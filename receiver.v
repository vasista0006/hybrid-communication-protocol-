==> flow/design.v <==
`timescale 1ns / 1ps
module receiver(
    input clk,
    input [7:0] sbda,
    input receiving,  
    output reg [7:0] data,  
    output reg data_valid  
);
    parameter Start_frame = 8'b01111110;
    parameter Stop_frame = 8'b11111110;
    reg [2:0] bit_count;  
    reg [7:0] temp_data;  
    reg [7:0] processed_data;  
    reg receiving_data;  
    reg [2:0] one_count;  
    initial begin
        data <= 8'b0;
        data_valid <= 0;
        bit_count <= 0;
        temp_data <= 8'b0;
        processed_data <= 8'b0;
        receiving_data <= 0;
        one_count <= 0;
    end
    always @(posedge clk) begin
        if (receiving) begin
            if (!receiving_data) begin
                if (sbda == Start_frame) begin
                    receiving_data <= 1;
                    bit_count <= 0;
                    temp_data <= 8'b0;
                    processed_data <= 8'b0;
                    one_count <= 0;
                end
            end else begin
                temp_data <= sbda;
                for (integer i = 0; i < 8; i = i + 1) begin
                    if (temp_data[i] == 1)
                        one_count <= one_count + 1;
                    else
                        one_count <= 0;
                    if (one_count == 5) begin
                        i = i + 1;
                        one_count <= 0;
                    end else begin
                        processed_data <= {processed_data[6:0], temp_data[i]};
                    end
                end
                if (temp_data == Stop_frame) begin
                    data <= processed_data;
                    data_valid <= 1;
                    receiving_data <= 0;
                    bit_count <= 0;
                    one_count <= 0;
                end
            end
        end else begin
            receiving_data <= 0;
            bit_count <= 0;
            one_count <= 0;
            temp_data <= 8'b0;
            processed_data <= 8'b0;
            data_valid <= 0;
        end
    end
endmodule
### Reports on receiver

What the tools print for receiver, step after step.
Lines are those of the file above, counted from 1.
Operators: Yosys type, input widths -> output width; for muxes data width and select width s.
Library cell names are shortened.
Not given: n/a

| design | value |
|---|---|
| design top | receiver |
| clock input | clk |
| library | sky130hd |
| timing corner | tt_025C_1v80 |

### Word level

Source: Yosys, flattened and elaborated, memories not mapped. Widths are those after wreduce. Registers that Yosys merges into a memory's read port (data or address) are not register bits. Print and check cells do not count. Equal cells are merged and count once.

| bit counts | value |
|---|---|
| bits in registers | 29 |
| latch bits | 0 |
| memory bits (writable) | 0 |
| ROM bits | 0 |
| word width x clocked read ports | 0 |
| memories | 0 |
| input port bits | 10 |
| word-level cells | 27 |

| operators by class | value |
|---|---|
| $add $sub $neg | 1 |
| multipliers | 0 |
| div/mod/pow operators | 0 |
| magnitude comparators | 0 |
| eq/ne operators | 4 |
| shift-type cells | 0 |
| muxes and demuxes | 12 |
| bitwise operators | 0 |
| reduce/logical cells | 4 |

Operators with widths:

| operator | number |
|---|---|
| $mux 8 | 4 |
| $mux 3 | 5 |
| $eq 8x7->1 const B | 1 |
| $eq 8x8->1 const B | 1 |
| $reduce_and 2->1 | 2 |
| $add 3x1->3 const B | 1 |
| $eq 3x3->1 const B | 1 |
| $reduce_and 3->1 | 1 |
| $mux 1 | 3 |
| $ne 2x2->1 const B | 1 |
| $reduce_bool 2->1 | 1 |

### Longest topological paths

Yosys ltp: most cells in a row. Word level: on the elaborated netlist, between registers, memories and ports. Mapped: between sequential cells and ports; inverters and the memories' decode and read muxes count.

| depth | value |
|---|---|
| depth in word-level cells | 5 |
| ABC_AREA | 0 |
| depth in mapped cells | 5 |

### Synthesis result

The flow's flattened synthesis, as Yosys stat reports it; memories are mapped. The netlist is that of the ABC_AREA named above (0 if unset); the other value can give another one.
The area totals of this step are shown rounded.

| mapped netlist | value |
|---|---|
| standard cells after synthesis | 76 |
| mapped area | 1000 um2 |
| sequential part of the area | 660 um2 |
| mapped flip-flops | 29 |

Cells by type:

| type | number | area in all (um2) |
|---|---|---|
| dfxtp_1 | 21 | 420.403 |
| edfxtp_1 | 8 | 240.23 |
| a22o_1 | 16 | 140.134 |
| ha_1 | 2 | 25.024 |
| a21boi_4 | 1 | 18.768 |
| nand2_1 | 5 | 18.768 |
| nand4_1 | 3 | 18.768 |
| a31o_4 | 1 | 17.517 |
| o21ai_0 | 3 | 15.014 |
| and2_1 | 2 | 12.512 |
| o41a_1 | 1 | 11.261 |
| buf_2 | 2 | 10.01 |
| o311ai_1 | 1 | 8.758 |
| inv_1 | 2 | 7.507 |
| nand3b_1 | 1 | 7.507 |
| o21a_1 | 1 | 7.507 |
| and3_1 | 1 | 6.256 |
| nor2b_1 | 1 | 6.256 |

Other cell types: 4; their cells: 4.

### Timing after synthesis

OpenSTA on the mapped netlist: ideal clock, no wires. The path of least setup slack (recovery checks aside). Input and output delay are each 20% of the period. Register names are those of the netlist, which keeps one name where synthesis merged equal registers.

| timing path post-synthesis | value |
|---|---|
| kind | in2reg |
| start | input port sbda[3] |
| end | register processed_data[7] |
| period | 2.37 ns |
| input delay | 0.474 ns |
| setup time | 0.117 ns |
| launch time at the first pin | 0.474 ns |
| data arrival time | 1.328 ns |
| required time | 2.253 ns |
| path slack | 0.926 ns |
| delay of the path | 0.971 ns |
| driving pins on the path | 4 |
| path buffers | 0 |
| synthesis period reached | 1.444 ns |

"delay of the path" is the arrival time less input delay plus setup time.
"driving pins on the path" counts driving pins, that of a launching flip-flop among them; a cell with two outputs on the path counts twice.
"synthesis period reached" is the clock period less the worst setup slack; recovery checks do not enter. This is arithmetic on one report: input and output delays are still those of the set period (20% each).
Between the ends stands the longest chain of elaborated cells between them, by number of cells; it is not shown to be the way that was timed. Of several equally long chains one is given.
Each line given opens the expression or statement behind the cell; cells for indexed reads and writes are added by Yosys, which also makes memories of some case tables.
At most two assigning lines are given for a register; there are more.

| between the ends, post-synthesis | value |
|---|---|
| cell sequence | nand4_1 > o41a_1 > a31o_4 > a22o_1 |
| cells in the longest elaborated chain | 3 |
| elaborated cells on any way between the ends | 5 |
| classes of those cells | eq/ne (1); mux (2); reduce/logical (2) |

Ends and longest elaborated chain, post-synthesis:

| element | RTL line | source |
|---|---|---|
| start, declared | 4 | `input [7:0] sbda,` |
| $eq 8x7->1 | 28 | `if (sbda == Start_frame) begin` |
| $mux 8 | 28 |  |
| $mux 8 | 27 | `if (!receiving_data) begin` |
| end, assigned | 32 | `processed_data <= 8'b0;` |
| end, assigned | 46 | `processed_data <= {processed_data[6:0], temp_data[i]};` |
| end, declared | 13 | `reg [7:0] processed_data;` |

### Path in the finished layout

Path of least setup slack in the final report of entry A (OpenROAD, finished layout, wires in). Where an end is a register, its clock arrival counts in the times.

| timing path after layout | value |
|---|---|
| kind | in2reg |
| start | input port sbda[3] |
| end | register temp_data[6] |
| period | 2.45 ns |
| input delay | 0.49 ns |
| setup time | 0.10 ns |
| launch time at the first pin | 0.49 ns |
| data arrival time | 1.96 ns |
| required time | 2.66 ns |
| path slack | 0.69 ns |
| driving pins on the path | 5 |
| path buffers | 2 |

Between the ends stands the longest chain of elaborated cells between them, by number of cells; it is not shown to be the way that was timed. Of several equally long chains one is given.
At most two assigning lines are given for a register; there are more.

| between the ends, after layout | value |
|---|---|
| cell sequence | clkdlybuf4s50_1 > nand4_1 > o41a_1 > buf_2 > a22o_1 |
| cells in the longest elaborated chain | 3 |
| elaborated cells on any way between the ends | 4 |
| classes of those cells | eq/ne (1); mux (2); reduce/logical (1) |

Ends and longest elaborated chain, after layout:

| element | RTL line | source |
|---|---|---|
| start, declared | 4 | `input [7:0] sbda,` |
| $eq 8x7->1 | 28 | `if (sbda == Start_frame) begin` |
| $mux 8 | 28 |  |
| $mux 8 | 27 | `if (!receiving_data) begin` |
| end, assigned | 31 | `temp_data <= 8'b0;` |
| end, assigned | 36 | `temp_data <= sbda;` |
| end, declared | 12 | `reg [7:0] temp_data;` |

Appendix: measured runs

Below are 2 stored runs of the flow (Yosys, OpenROAD; platform sky130hd) on receiver, each with its settings and what was measured, unordered. Constraints: input delay and output delay 20% of the set period each, output load 0.01 pF.
By "achieved period" is meant the clock period of the run minus its worst setup slack. This is arithmetic on one report: input and output delays are still those of the set period (20% each).
"critical path time" is the time allowed to the run's worst setup path (the clock period less input and output delay, where it has them) less its slack. Clock arrival times count: a late capture clock shortens it, a late launch clock lengthens it.
The measured numbers are rounded.
A setting shown as - is not set for that run.

| name | entry A | entry B |
|---|---|---|
| period_ns | 2.45 | 1.8 |
| CORE_UTILIZATION | 60 | 57 |
| CORE_ASPECT_RATIO | 1.01 | - |
| CELL_PAD_IN_SITES_DETAIL_PLACEMENT | 0 | - |
| GPL_TIMING_DRIVEN | 0 | 0 |
| CTS_CLUSTER_SIZE | 38 | 53 |
| CTS_CLUSTER_DIAMETER | 234 | 45 |
| MIN_ROUTING_LAYER | met2 | - |
| MAX_ROUTING_LAYER | met5 | met4 |
| CAP_MARGIN | 20 | 35 |
| CORE_MARGIN | 2 | 2 |
| SLEW_MARGIN | 20 | 5 |
| SETUP_SLACK_MARGIN | - | 0.54 |
| PLACE_DENSITY | - | 0.46 |
| ABC_AREA | - | 0 |
| GPL_ROUTABILITY_DRIVEN | - | 1 |
| smallest setup slack (ns) | 0.69 | 0.48 |
| achieved period (ns) | 1.756 | 1.321 |
| die size (um2) | 2000 | 2100 |
| worst-case hold slack (ns) | 0.46 | 0.23 |
| critical path time (ns) | 1.27 | 1.32 |
| class of the worst setup path | in2reg | reg2reg |
| post-synthesis cell area (um2) | 1000 | 1000 |
| standard-cell area of the final layout (um2) | 1300 | 1300 |
